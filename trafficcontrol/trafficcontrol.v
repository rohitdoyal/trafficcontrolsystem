==> flow/design.v <==
`timescale 1ns / 1ps
module traffic_control(GSN1,GSN2,GWE1,GWE2,RWE,RNS,SN1D1,SN1D2,SN2D1,SN2D2,WE1D1,WE1D2,WE2D1,WE2D2,CLK,RESET);
output GSN1,GSN2,GWE1,GWE2,RWE,RNS;
output [6:0]SN1D1;
output [6:0]SN1D2;
output [6:0]SN2D1;
output [6:0]SN2D2;
output [6:0]WE1D1;
output [6:0]WE1D2;
output [6:0]WE2D1;
output [6:0]WE2D2;
reg GSN1,GSN2,GWE1,GWE2,RWE,RNS;
reg [6:0]SN1D1;
reg [6:0]SN1D2;
reg [6:0]SN2D1;
reg [6:0]SN2D2;
reg [6:0]WE1D1;
reg [6:0]WE1D2;
reg [6:0]WE2D1;
reg [6:0]WE2D2;
input CLK,RESET;
reg [1:0] state;
parameter [1:0]s0 =2'b00;
parameter [1:0]s1 =2'b01;
parameter [1:0]s2 =2'b10;
parameter [1:0]s3 =2'b11;
reg[3:0] count;
reg[3:0] sn1segment1;
reg[3:0] sn1segment2;
reg[3:0] sn2segment1;
reg[3:0] sn2segment2;
reg[3:0] we1segment1;
reg[3:0] we1segment2;
reg[3:0] we2segment1;
reg[3:0] we2segment2;
task display;
input [3:0]a;
output [6:0]o;
	begin
	case(a)
	4'b0000:
	begin
	o[0]=1;o[1]=1;o[2]=1;o[3]=1;o[4]=1;o[5]=1;o[6]=0;
	end
	4'b0001:
	begin
	o[0]=0;o[1]=1;o[2]=1;o[3]=0;o[4]=0;o[5]=0;o[6]=0;
	end
	4'b0010:
	begin
	o[0]=1;o[1]=1;o[2]=0;o[3]=1;o[4]=1;o[5]=0;o[6]=1;
	end
	4'b0011:
	begin
	o[0]=1;o[1]=1;o[2]=1;o[3]=1;o[4]=0;o[5]=0;o[6]=1;
	end
	4'b0100:
	begin
	o[0]=0;o[1]=1;o[2]=1;o[3]=0;o[4]=0;o[5]=1;o[6]=1;
	end
	4'b0101:
	begin
	o[0]=1;o[1]=0;o[2]=1;o[3]=1;o[4]=0;o[5]=1;o[6]=1;
	end
	4'b0110:
	begin
	o[0]=1;o[1]=0;o[2]=1;o[3]=1;o[4]=1;o[5]=1;o[6]=1;
	end
	4'b0111:
	begin
	o[0]=1;o[1]=1;o[2]=1;o[3]=0;o[4]=0;o[5]=0;o[6]=1;
	end
	4'b1000:
	begin
	o[0]=1;o[1]=1;o[2]=1;o[3]=1;o[4]=1;o[5]=1;o[6]=1;
	end
	4'b1001:
	begin
	o[0]=1;o[1]=1;o[2]=1;o[3]=1;o[4]=0;o[5]=1;o[6]=1;
	end
	endcase
	end
endtask
always@(posedge CLK,posedge RESET)
begin
if(RESET==1)
	begin
	state=s0;
	count=4'b0000;
	sn2segment1=4'b0001;
	sn2segment2=4'b0101;
	we1segment1=4'b0011;
	we1segment2=4'b0000;
	we2segment1=4'b0100;
	we2segment2=4'b0101;
	end
else
begin
	if(sn1segment1!=0 && sn1segment2==0)
		begin
		sn1segment1=sn1segment1-1;
		sn1segment2=4'b1010;
		end
	if(sn2segment1!=0 && sn2segment2==0)
		begin
		sn2segment1=sn2segment1-1;
		sn2segment2=4'b1010;
		end
	if(we1segment1!=0 && we1segment2==0)
		begin
		we1segment1=we1segment1-1;
		we1segment2=4'b1010;
		end
	if(we2segment1!=0 && we2segment2==0)
		begin
		we2segment1=we2segment1-1;
		we2segment2=4'b1010;
		end
 case(state)
s0 :
	begin
	if(count==4'b1111)
	begin
	state = s1;
	count=4'b0000;
	sn1segment1 = 4'b0100;
	sn1segment2 = 4'b0101;
	sn2segment1=4'b0000;
	sn2segment2=4'b0000;
	sn1segment2=sn1segment2-4'b0001;
	we1segment2=we1segment2-4'b0001;
	we2segment2=we2segment2-4'b0001;
	display(sn1segment1,SN1D1);
	display(sn1segment2,SN1D2);
	display (sn2segment1,SN2D1);
	display (sn2segment2,SN2D2);
	display (we1segment1,WE1D1);
	display (we1segment2,WE1D2);
	display (we2segment1,WE2D1);
	display (we2segment2,WE2D2);
	end
	else
	begin
	count=count+4'b0001;
	state=s0;
	sn1segment1=4'b0000;
	sn1segment2=4'b0000;
	sn2segment2=sn2segment2-4'b0001;
	we1segment2=we1segment2-4'b0001;
	we2segment2=we2segment2-4'b0001;
	display (sn1segment1[3:0],SN1D1[6:0]);
	display (sn1segment2,SN1D2);
	display (sn2segment1,SN2D1);
	display (sn2segment2,SN2D2);
	display (we1segment1,WE1D1);
	display (we1segment2,WE1D2);
	display (we2segment1,WE2D1);
	display (we2segment2,WE2D2);
	end
	end
s1: 
	begin
	if(count==4'b1111)
	begin
	state=s2;
	count=4'b0000;
	sn2segment1 = 4'b0100;
	sn2segment2 = 4'b0101;
	we1segment1=4'b0000;
	we1segment2=4'b0000;
	sn1segment2=sn1segment2-4'b0001;
	sn2segment2=sn2segment2-4'b0001;
	we2segment2=we2segment2-4'b0001;
	display (sn1segment1,SN1D1);
	display (sn1segment2,SN1D2);
	display (sn2segment1,SN2D1);
	display (sn2segment2,SN2D2);
	display (we1segment1,WE1D1);
	display (we1segment2,WE1D2);
	display (we2segment1,WE2D1);
	display (we2segment2,WE2D2);
	end
	else
	begin
	count=count+1;
	state=s1;
	sn2segment1=4'b0000;
	sn2segment2=4'b0000;
	sn1segment2=sn1segment2-4'b0001;
	we1segment2=we1segment2-4'b0001;
	we2segment2=we2segment2-4'b0001;
	display (sn1segment1,SN1D1);
	display (sn1segment2,SN1D2);
	display (sn2segment1,SN2D1);
	display (sn2segment2,SN2D2);
	display (we1segment1,WE1D1);
	display (we1segment2,WE1D2);
	display (we2segment1,WE2D1);
	display (we2segment2,WE2D2);
	end
	end
s2:
	begin
	if(count==4'b1111)
	begin
	state =s3;
	count=4'b0000;
	we1segment1 = 4'b0100;
	we1segment2 = 4'b0101;
	we2segment1=4'b0000;
	we2segment2=4'b0000;
	sn1segment2=sn1segment2-4'b0001;
	sn2segment2=sn2segment2-4'b0001;
	we1segment2=we1segment2-4'b0001;
	display (sn1segment1,SN1D1);
	display (sn1segment2,SN1D2);
	display (sn2segment1,SN2D1);
	display (sn2segment2,SN2D2);
	display (we1segment1,WE1D1);
	display (we1segment2,WE1D2);
	display (we2segment1,WE2D1);
	display (we2segment2,WE2D2);
	end
	else
	begin
	count=count+4'b0001;
	state=s2;
	we1segment1=4'b0000;
	we1segment2=4'b0000;
	sn1segment2=sn1segment2-4'b0001;
	sn2segment2=sn2segment2-4'b0001;
	we2segment2=we2segment2-4'b0001;
	display (sn1segment1,SN1D1);
	display (sn1segment2,SN1D2);
	display (sn2segment1,SN2D1);
	display (sn2segment2,SN2D2);
	display (we1segment1,WE1D1);
	display (we1segment2,WE1D2);
	display (we2segment1,WE2D1);
	display (we2segment2,WE2D2);
	end
	end
s3:
	begin
	if(count==4'b1111)
	begin
	state =s0;
	count=4'b0000;
	we2segment1 = 4'b0100;
	we2segment2 = 4'b0101;
	sn1segment1=4'b0000;
	sn1segment2=4'b0000;
	sn2segment2=sn2segment2-4'b0001;
	we1segment2=we1segment2-4'b0001;
	we2segment2=we2segment2-4'b0001;
	display (sn1segment1,SN1D1);
	display (sn1segment2,SN1D2);
	display (sn2segment1,SN2D1);
	display (sn2segment2,SN2D2);
	display (we1segment1,WE1D1);
	display (we1segment2,WE1D2);
	display (we2segment1,WE2D1);
	display (we2segment2,WE2D2);
	end
	else
	begin
	count=count+4'b0001;
	state=s3;
	we2segment1=4'b0000;
	we2segment2=4'b0000;
	sn1segment2=sn1segment2-4'b0001;
	sn2segment2=sn2segment2-4'b0001;
	we1segment2=we1segment2-4'b0001;
	display (sn1segment1,SN1D1);
	display (sn1segment2,SN1D2);
	display (sn2segment1,SN2D1);
	display (sn2segment2,SN2D2);
	display (we1segment1,WE1D1);
	display (we1segment2,WE1D2);
	display (we2segment1,WE2D1);
	display (we2segment2,WE2D2);
	end
	end
endcase
end
end
always@(state)
begin
case(state)
s0: 
	begin
	GSN1=1;GSN2=0;GWE1=0;RNS=0;
	RWE=1;GWE2=0;
	end
s1: 
	begin
	GSN1=0;GSN2=1;GWE1=0;RNS=0;
	RWE=1;GWE2=0;
	end
s2: 
	begin
	GSN1=0;GSN2=0;GWE1=1;RNS=1;
	RWE=0;GWE2=0;
	end
s3: 
	begin
	GSN1=0;GSN2=0;GWE1=0;RNS=1;
	RWE=0;GWE2=1;
	end
endcase
end
endmodule
[Reports on traffic_control]
What the tools print for traffic_control, step after step.
Lines are those of the file above, counted from 1.
Operators carry their Yosys type and port widths (W data, S select, Z words).
Cell names lack the library's common part.
A cell with - has no value.
Design
  top: traffic_control
  clock port: CLK
  standard-cell library: sky130hd
  timing corner: tt_025C_1v80

[Word-level counts]
Counts by Yosys on the flattened word-level netlist (proc, flatten, opt, wreduce; memories kept). Register bits leave out memories and registers merged into their read ports (data or address). Print and check cells are left out.
Storage and ports
  bits in latches: 0
  output and inout port bits: 62
  ROM bits: 0
  word-level cells: 589
  memory bits (writable): 0
  bits in registers: 94
  memory cells: 0
  word width x clocked read ports: 0
Operators by class
  multiplexer cells: 352
  $mul: 0
  div/mod/pow operators: 0
  bitwise operators: 0
  equality and inequality tests: 76
  add/sub/neg operators: 10
  reductions and logical operators: 133
  shift operators: 0
  $lt $le $gt $ge: 0
Operators by type and width (count)
  $pmux W1 S2: 286
  $pmux W7 S4: 8
  $reduce_or A8 Y1: 24
  $mux W7: 25
  $eq A4 B3 Y1 const B: 32
  $reduce_or A6 Y1: 16
  $pmux W4 S3: 8
  $reduce_or A9 Y1: 8
  $mux W4: 18
  $eq A4 B4 Y1 const B: 17
  $eq A4 B2 Y1 const B: 16
  $reduce_or A4 Y1: 16
  $reduce_or A2 Y1: 28
  $reduce_or A7 Y1: 8
  $logic_not A4 Y1: 12
  $reduce_or A3 Y1: 12
  $sub A4 B1 Y4 const B: 8
  $eq A4 B1 Y1 const B: 8
  $reduce_bool A4 Y1: 4
  $add A4 B1 Y4 const B: 2
  $pmux W4 S2: 1
  $pmux W2 S4: 1
  $logic_and A1 B1 Y1: 4
  $eq A2 B2 Y1 const B: 2
  $mux W2: 2
  $mux W3: 1
  $eq A2 B1 Y1 const B: 1
  $logic_not A2 Y1: 1
  $mux W1: 2

[Depth]
Depth = most cells in a row (Yosys ltp): at word level without a register or memory, in the mapped netlist without a sequential cell, where the memories' decode and read muxes count.
Depth
  word-level depth: 9
  ABC_AREA: 1
  depth in mapped cells: 16
  mapped depth without buffers: 16

[Synthesis result]
Source: synth_stat.txt of the flow (Yosys; design flattened, memories mapped). It holds for the ABC_AREA given above (unset counts as 0); a run with the other value may have another netlist.
The area totals of this step are shown rounded.
Mapped netlist
  buffers: 4
  cell area after synthesis: 5860 µm²
  cells in the netlist: 733
  sequential area: 2730 µm²
  flip-flops: 96
Cell types (count)
  edfxtp_1: 64
  nand2_1: 195
  dfrtp_1: 23
  nor2_1: 95
  inv_1: 91
  nand3_1: 56
  dfstp_2: 9
  nand4_1: 33
  ha_1: 13
  o21ai_0: 31
  nand2_2: 20
  nor2_4: 10
  nand2_4: 8
  nand3_2: 7
  a21oi_1: 13
  nor2_2: 10
  o21ai_1: 10
  nor3_1: 9
Other cell types: 19; their cells: 36.

[Path before layout]
Path of least setup slack by OpenSTA after synthesis, without wires, with an ideal clock, recovery checks aside; 20% of the period is set as input and as output delay. Where synthesis merged equal registers, the netlist keeps one of their names.
Path after synthesis
  path kind: input to register
  start: input port RESET
  end: register (no name shown)
  delay of the path: 2.338 ns
  external input delay: 0.626 ns
  setup slack: 0.167 ns
  data required time: 2.679 ns
  data arrival time: 2.513 ns
  driving pins on the path: 1
  clock period: 3.13 ns
  setup time: 0.451 ns
  synthesis period reached: 2.963 ns
"delay of the path" = arrival - input delay + setup time.
"driving pins on the path": output pins that drive a net of the path, with the launching flip-flop's if there is one; two outputs of one cell count as two.
"synthesis period reached" is the clock period less the worst setup slack; recovery checks do not enter. This is arithmetic on one report: input and output delays are still those of the set period (20% each).
Between the ends, after synthesis
  cells stage by stage: inv_1
  cells in the longest elaborated chain: 0
  elaborated cells on any way between the ends: 0
  RTL lines with such cells: 0
RTL lines, path after synthesis
  start: declaration: line 21  | input CLK,RESET;

[Path in the finished layout]
From the final timing report of stored run 1: the path of least setup slack in the routed layout; clock arrival at registers is part of the times.
Path post-layout
  path kind: register to register
  start: register sn2segment1[0]
  end: register (no name shown)
  data arrival time: 3.02 ns
  setup time: 0.25 ns
  clock period: 3.08 ns
  setup slack: 0.15 ns
  driving pins on the path: 13
  data required time: 3.17 ns
Between the ends stands the longest chain of elaborated cells between them, by number of cells; it is not shown to be the way that was timed. Of several equally long chains one is given.
Each line given opens the expression or statement behind the cell; cells for indexed reads and writes are added by Yosys, which also makes memories of some case tables.
At most two assigning lines are given for a register; there are more.
Between the ends, post-layout
  cells stage by stage: dfstp_2 -> inv_1 -> ha_1 -> nand2_1 -> nor2_1 -> nor2_4 -> nor2_1 -> inv_1 -> ha_1 -> o21ai_0 -> nand3_1 -> o21ai_0 -> nand2_1
  cells in the longest elaborated chain: 9
  elaborated cells on any way between the ends: 25
RTL lines, path post-layout
  start: declaration: line 30  | reg[3:0] sn2segment1;
  start: assignment: line 90  | sn2segment1=4'b0001;
  start: assignment: line 106  | sn2segment1=sn2segment1-1;
  $reduce_bool A4 Y1: line 104  | if(sn2segment1!=0 && sn2segment2==0)
  $logic_and A1 B1 Y1: line 104
  $mux W4: line 104
  $sub A4 B1 Y4: line 272  | sn2segment2=sn2segment2-4'b0001;
  $eq A4 B4 Y1: line 40  | case(a)
  $reduce_or A8 Y1
  $pmux W1 S2: line 40
  $mux W7: line 245  | if(count==4'b1111)
  $pmux W7 S4: line 119  | case(state)

Add stored flow runs of traffic_control

Top module traffic_control; platform sky130hd; tools Yosys and OpenROAD; 2 stored runs in no particular order. Input and output delays are each 20% of the period that was set; the output load is 0.01 pF.
"worst setup path time" is the time allowed to the run's worst setup path (the clock period less input and output delay, where it has them) less its slack. Clock arrival times count: a late capture clock shortens it, a late launch clock lengthens it.
Results are given in rounded form.

==> stored run 1: settings <==
{ "period_ns": 3.08, "CORE_UTILIZATION": 37, "SETUP_SLACK_MARGIN": -0.16, "PLACE_DENSITY_LB_ADDON": 0.05, "HOLD_SLACK_MARGIN": 0.16, "CORE_ASPECT_RATIO": 1.4, "CELL_PAD_IN_SITES_DETAIL_PLACEMENT": 2, "ABC_AREA": 1, "CTS_CLUSTER_DIAMETER": 159, "CAP_MARGIN": 5, "CORE_MARGIN": 2, "SLEW_MARGIN": 20 }
==> stored run 1: results <==
chip area in the Yosys report: 5860 µm²
full die area: 16900 µm²
standard-cell area of the final layout: 7030 µm²
setup slack of the worst path: 0.151 ns
summed negative setup slack: 0.000 ns
post-route worst hold slack: 0.538 ns
worst setup path time: 2.93 ns
class of the worst setup path: register to register

==> stored run 2: settings <==
{ "period_ns": 3.84, "CORE_UTILIZATION": 60, "CTS_CLUSTER_SIZE": 73, "CAP_MARGIN": 5, "CORE_MARGIN": 2, "SLEW_MARGIN": 20 }
==> stored run 2: results <==
chip area in the Yosys report: 6120 µm²
full die area: 11000 µm²
standard-cell area of the final layout: 7030 µm²
setup slack of the worst path: 0.361 ns
summed negative setup slack: 0.000 ns
post-route worst hold slack: 0.510 ns
worst setup path time: 3.48 ns
class of the worst setup path: register to register
